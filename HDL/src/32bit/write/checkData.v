==> flow/design.v <==
module dataGenerator(
    input wire [31:0] pattern,
    input wire        clk,
    input wire        enable_gener,
    input wire        reset,
    output reg [31:0] dataout,
    output reg        dataout_available
);
always @(posedge clk) begin
    if (reset) begin
        dataout_available = 0;
        case (pattern)
            3'b000: begin
                dataout[7:0] = -8'h4;;
                dataout[15:8] = -8'h3;
                dataout[23:16] = -8'h2;
                dataout[31:24] = -8'h1; 
            end
            3'b001: dataout = -32'b1;
            3'b010: dataout = 32'b10000000000000000000000000000000;
        endcase
    end
    if (enable_gener) begin
        dataout_available = 1;
        case (pattern)
            3'b000: begin
                dataout[7:0] = dataout[7:0] + 3'b100;
                dataout[15:8] = dataout[15:8] + 3'b100;
                dataout[23:16] = dataout[23:16] + 3'b100;
                dataout[31:24] = dataout[31:24] + 3'b100;
            end
            3'b001: dataout = dataout + 32'b1;
            3'b010: dataout = {dataout[30:0], dataout[31]};
        endcase
    end else begin
        dataout_available = 0;
    end
end
endmodule
module checkData(
    input wire [31:0] data_to_check,
    input wire [31:0] pattern,
    input wire        clk,
    input wire        reset_err_counter,
    input wire        reset_pattern,
    input wire        check_for_errors,
    input wire        enable_pattern,
    output reg [31:0] error_count
);
wire [31:0] correct_data;
always @(posedge clk) begin
    if (reset_err_counter) begin
        error_count <= 32'b0;
    end
    if (check_for_errors) begin
        if(data_to_check != correct_data) begin
            error_count <= error_count + 1;
        end
    end
end
dataGenerator dataGenCheck(
    .clk(clk),
    .enable_gener(enable_pattern),
    .pattern(pattern),
    .reset(reset_pattern),
    .dataout(correct_data)
);
endmodule
---- From RTL to reports: checkData ----
What the tools print for checkData, step after step.
Lines are those of the file above, counted from 1.
A cell with -- has no value.
design
  design top .............................. checkData
  clock input ............................. clk
  library ................................. sky130hd
  library corner .......................... tt_025C_1v80

---- Word level ----
Counts by Yosys on the flattened word-level netlist (proc, flatten, opt, wreduce; memories kept). Register bits leave out memories and registers merged into their read ports (data or address); mux counts leave out enables and synchronous resets folded into registers. Print and check cells are left out. Cells with the same type and inputs are merged into one.
bit counts
  bits in registers ....................... 64
  input port bits ......................... 69
  output and inout port bits .............. 32
  word-level cells ........................ 26
cells by class
  $add $sub $neg .......................... 6
  equality and inequality tests ........... 3
  muxes and demuxes ....................... 13
  reduce/logical cells .................... 2
operators with widths
  cell                                           number
  parallel mux 8 bit (select 3 bit)              7
  two-way mux 32 bit                             5
  adder 32 x 1 -> 32 bit with constant B         2
  equality test 32 x 1 -> 1 bit with constant B  1
  equality test 32 x 2 -> 1 bit with constant B  1
  != test 32 bit                                 1
  logical NOT 32 bit                             1
  adder 8 x 3 -> 8 bit with constant B           4
  parallel mux 8 bit (select 2 bit)              1
  OR reduction 2 bit                             1

---- Depth ----
Longest topological path by Yosys (ltp), each cell counted once; first at word level (registers and memories cut), then after technology mapping (sequential cells cut; the memories' decode and read muxes count).
logic depth
  depth in word-level cells ............... 7
  ABC_AREA ................................ 0
  gate-level depth with buffers ........... 17
  depth with buffers taken out ............ 14

---- Netlist ----
The flow's flattened synthesis, as Yosys stat reports it; memories are mapped. The netlist is that of the ABC_AREA named above (0 if unset); the other value can give another one.
cells by type
  type                       number  area in all (sq um)
  sky130_fd_sc_hd__dfxtp_1   64      1.28E+03
  sky130_fd_sc_hd__o21ai_0   79      395.379
  sky130_fd_sc_hd__nand2_1   94      352.838
  sky130_fd_sc_hd__xor2_1    36      315.302
  sky130_fd_sc_hd__a21oi_1   60      300.288
  sky130_fd_sc_hd__nor2_1    60      225.216
  sky130_fd_sc_hd__nand3_1   34      170.163
  sky130_fd_sc_hd__clkbuf_1  38      142.637
  sky130_fd_sc_hd__and3_1    22      137.632
  sky130_fd_sc_hd__mux2i_1   13      130.125
  sky130_fd_sc_hd__nand4_1   18      112.608
  sky130_fd_sc_hd__nor4_4    5       106.352
  sky130_fd_sc_hd__o31ai_1   14      105.101
  sky130_fd_sc_hd__nor3_1    18      90.086
  sky130_fd_sc_hd__a21o_1    11      82.579
  sky130_fd_sc_hd__a22oi_1   10      75.072
  sky130_fd_sc_hd__a31oi_1   12      75.072
  sky130_fd_sc_hd__ha_1      6       75.072
Not listed: further types 53, cells in them 157.
synthesis totals
  cell count .............................. 751
  chip area (Yosys) ....................... 5383.9 sq um
  sequential area ......................... 1281.2 sq um
  flip-flop cells ......................... 64
  buffers ................................. 45
The figures by module come from a second, unflattened synthesis with its own total; it is not the netlist above.
unflattened totals
  cell total of the unflattened synthesis .. 711
  area total of the unflattened synthesis .. 5373.9 sq um
Each row is one instance without its submodules.
modules
  module         times used  cells  area (sq um)  seq. area (sq um)
  dataGenerator  1           462    3286.9        660.6
  checkData      1           249    2087.0        640.6

---- Timing after synthesis ----
OpenSTA on the mapped netlist: ideal clock, no wires. The path of least setup slack (recovery checks aside). Input and output delay are each 20% of the period. Register names are those of the netlist, which keeps one name where synthesis merged equal registers.
timing path after synthesis
  kind .................................... in2reg
  from .................................... in pattern[12]
  to ...................................... reg dataGenCheck.dataout[30]
  clock period ............................ 6.0 ns
  external input delay .................... 1.200 ns
  library setup time ...................... 0.062 ns
  time at the first pin ................... 1.200 ns
  arrival ................................. 4.730 ns
  data required time ...................... 5.938 ns
  setup slack ............................. 1.208 ns
  path delay .............................. 3.592 ns
  driving pins on the path ................ 15
  buffers on the path ..................... 2
  synthesis period reached ................ 4.792 ns
"path delay" = arrival - input delay + setup time.
"driving pins on the path": output pins that drive a net of the path, with the launching flip-flop's if there is one; two outputs of one cell count as two.
"synthesis period reached" is the clock period less the worst setup slack; recovery checks do not enter. This is arithmetic on one report: input and output delays are still those of the set period (20% each).
Between the ends stands the longest chain of elaborated cells between them, by number of cells; it is not shown to be the way that was timed. Of several equally long chains one is given.
Each line given opens the expression or statement behind the cell; cells for indexed reads and writes are added by Yosys, which also makes memories of some case tables.
At most two assigning lines are given for a register; there are more.
on the way, after synthesis
  cells stage by stage .................... sky130_fd_sc_hd__nor4_4 sky130_fd_sc_hd__nand4_4 sky130_fd_sc_hd__nor4_4 sky130_fd_sc_hd__clkbuf_1 sky130_fd_sc_hd__clkbuf_1 sky130_fd_sc_hd__a21oi_1 sky130_fd_sc_hd__inv_1 sky130_fd_sc_hd__ha_1 sky130_fd_sc_hd__nand4_1 sky130_fd_sc_hd__o31ai_4 sky130_fd_sc_hd__o211ai_2 sky130_fd_sc_hd__nor4b_2 sky130_fd_sc_hd__nand2_1 sky130_fd_sc_hd__or4_1 sky130_fd_sc_hd__nand3_1
  length of the longest elaborated chain .. 7
  elaborated cells on any way between the ends .. 13
  classes of those cells .................. add/sub: 2; eq/ne: 2; mux: 7; reduce/logical: 2
ends and longest elaborated chain, after synthesis
  what                               line  RTL
  from (decl)                        42    input wire [31:0] pattern,
  logical NOT 32 bit                 12    case (pattern)
  OR reduction 2 bit                 --
  parallel mux 8 bit (select 2 bit)  12
  two-way mux 32 bit                 10    if (reset) begin
  adder 32 x 1 -> 32 bit             32    3'b001: dataout = dataout + 32'b1;
  parallel mux 8 bit (select 3 bit)  25    case (pattern)
  two-way mux 32 bit                 23    if (enable_gener) begin
  to (assign)                        17    dataout[31:24] = -8'h1;
  to (assign)                        19    3'b001: dataout = -32'b1;
  to (decl)                          6     output reg [31:0] dataout,

---- Timing after layout ----
From the final timing report of run 1: the path of least setup slack in the routed layout; clock arrival at registers is part of the times.
timing path post-layout
  kind .................................... in2reg
  from .................................... in pattern[1]
  to ...................................... reg dataGenCheck.dataout[30]
  clock period ............................ 6.16 ns
  external input delay .................... 1.23 ns
  library setup time ...................... 0.05 ns
  time at the first pin ................... 1.23 ns
  arrival ................................. 5.27 ns
  data required time ...................... 6.46 ns
  setup slack ............................. 1.19 ns
  driving pins on the path ................ 15
  buffers on the path ..................... 2
Between the ends stands the longest chain of elaborated cells between them, by number of cells; it is not shown to be the way that was timed. Of several equally long chains one is given.
At most two assigning lines are given for a register; there are more.
on the way, post-layout
  cells stage by stage .................... sky130_fd_sc_hd__clkdlybuf4s50_1 sky130_fd_sc_hd__and2_1 sky130_fd_sc_hd__nor2_1 sky130_fd_sc_hd__nand3_1 sky130_fd_sc_hd__buf_4 sky130_fd_sc_hd__a21oi_1 sky130_fd_sc_hd__inv_1 sky130_fd_sc_hd__ha_1 sky130_fd_sc_hd__nand4_1 sky130_fd_sc_hd__o31ai_4 sky130_fd_sc_hd__o211ai_2 sky130_fd_sc_hd__nor4b_2 sky130_fd_sc_hd__nand2_1 sky130_fd_sc_hd__or4_1 sky130_fd_sc_hd__nand3_1
  length of the longest elaborated chain .. 7
  elaborated cells on any way between the ends .. 13
  classes of those cells .................. add/sub: 2; eq/ne: 2; mux: 7; reduce/logical: 2
ends and longest elaborated chain, post-layout
  what                               line  RTL
  from (decl)                        42    input wire [31:0] pattern,
  logical NOT 32 bit                 12    case (pattern)
  OR reduction 2 bit                 --
  parallel mux 8 bit (select 2 bit)  12
  two-way mux 32 bit                 10    if (reset) begin
  adder 32 x 1 -> 32 bit             32    3'b001: dataout = dataout + 32'b1;
  parallel mux 8 bit (select 3 bit)  25    case (pattern)
  two-way mux 32 bit                 23    if (enable_gener) begin
  to (assign)                        17    dataout[31:24] = -8'h1;
  to (assign)                        19    3'b001: dataout = -32'b1;
  to (decl)                          6     output reg [31:0] dataout,

Ticket comment

checkData through Yosys and OpenROAD on sky130hd: 2 stored runs, unordered, with their settings and measured results. The constraints put input and output delay at 20% of the set period each and load the outputs with 0.01 pF.
"period reached" = clock period - worst setup slack. The figure is calculated, with input and output delays left at 20% of the set period.
By "time on the worst setup path" is meant the share of the clock period that the worst setup path is allowed (20% is reserved at inputs, 20% at outputs), minus its slack. Clock arrival times at its registers enter into it.
"total design power": no workload was simulated; the value follows from the tool's default switching activity.

---- run 1 ----
settings
  period_ns = 6.16
  CORE_UTILIZATION = 57
  PLACE_DENSITY = 0.69
  CORE_ASPECT_RATIO = 1.12
  CELL_PAD_IN_SITES_GLOBAL_PLACEMENT = 0
  TNS_END_PERCENT = 85
  CAP_MARGIN = 5
  MIN_ROUTING_LAYER = met1
  CORE_MARGIN = 2
  SLEW_MARGIN = 20
results
  utilization after routing ............... 73.2 %
  setup total negative slack .............. 0.000 ns
  time on the worst setup path ............ 3.73 ns
  worst path kind ......................... in2reg
  total design power ...................... 1.039 mW
  standard-cell area of the final layout .. 6711.4 sq um
  mapped cell area after synthesis ........ 5383.9 sq um
  worst setup slack after layout .......... 1.194 ns
  worst hold slack in the final report .... 0.470 ns
  period reached .......................... 4.966 ns
  full die area ........................... 10240.4 sq um

---- run 2 ----
settings
  period_ns = 6.93
  CAP_MARGIN = 20
  CORE_MARGIN = 2
  CORE_UTILIZATION = 40
  SLEW_MARGIN = 20
results
  utilization after routing ............... 51.8 %
  setup total negative slack .............. 0.000 ns
  time on the worst setup path ............ 3.92 ns
  worst path kind ......................... in2reg
  total design power ...................... 0.9805 mW
  standard-cell area of the final layout .. 6837.8 sq um
  mapped cell area after synthesis ........ 5383.9 sq um
  worst setup slack after layout .......... 1.619 ns
  worst hold slack in the final report .... 0.477 ns
  period reached .......................... 5.311 ns
  full die area ........................... 14403.6 sq um
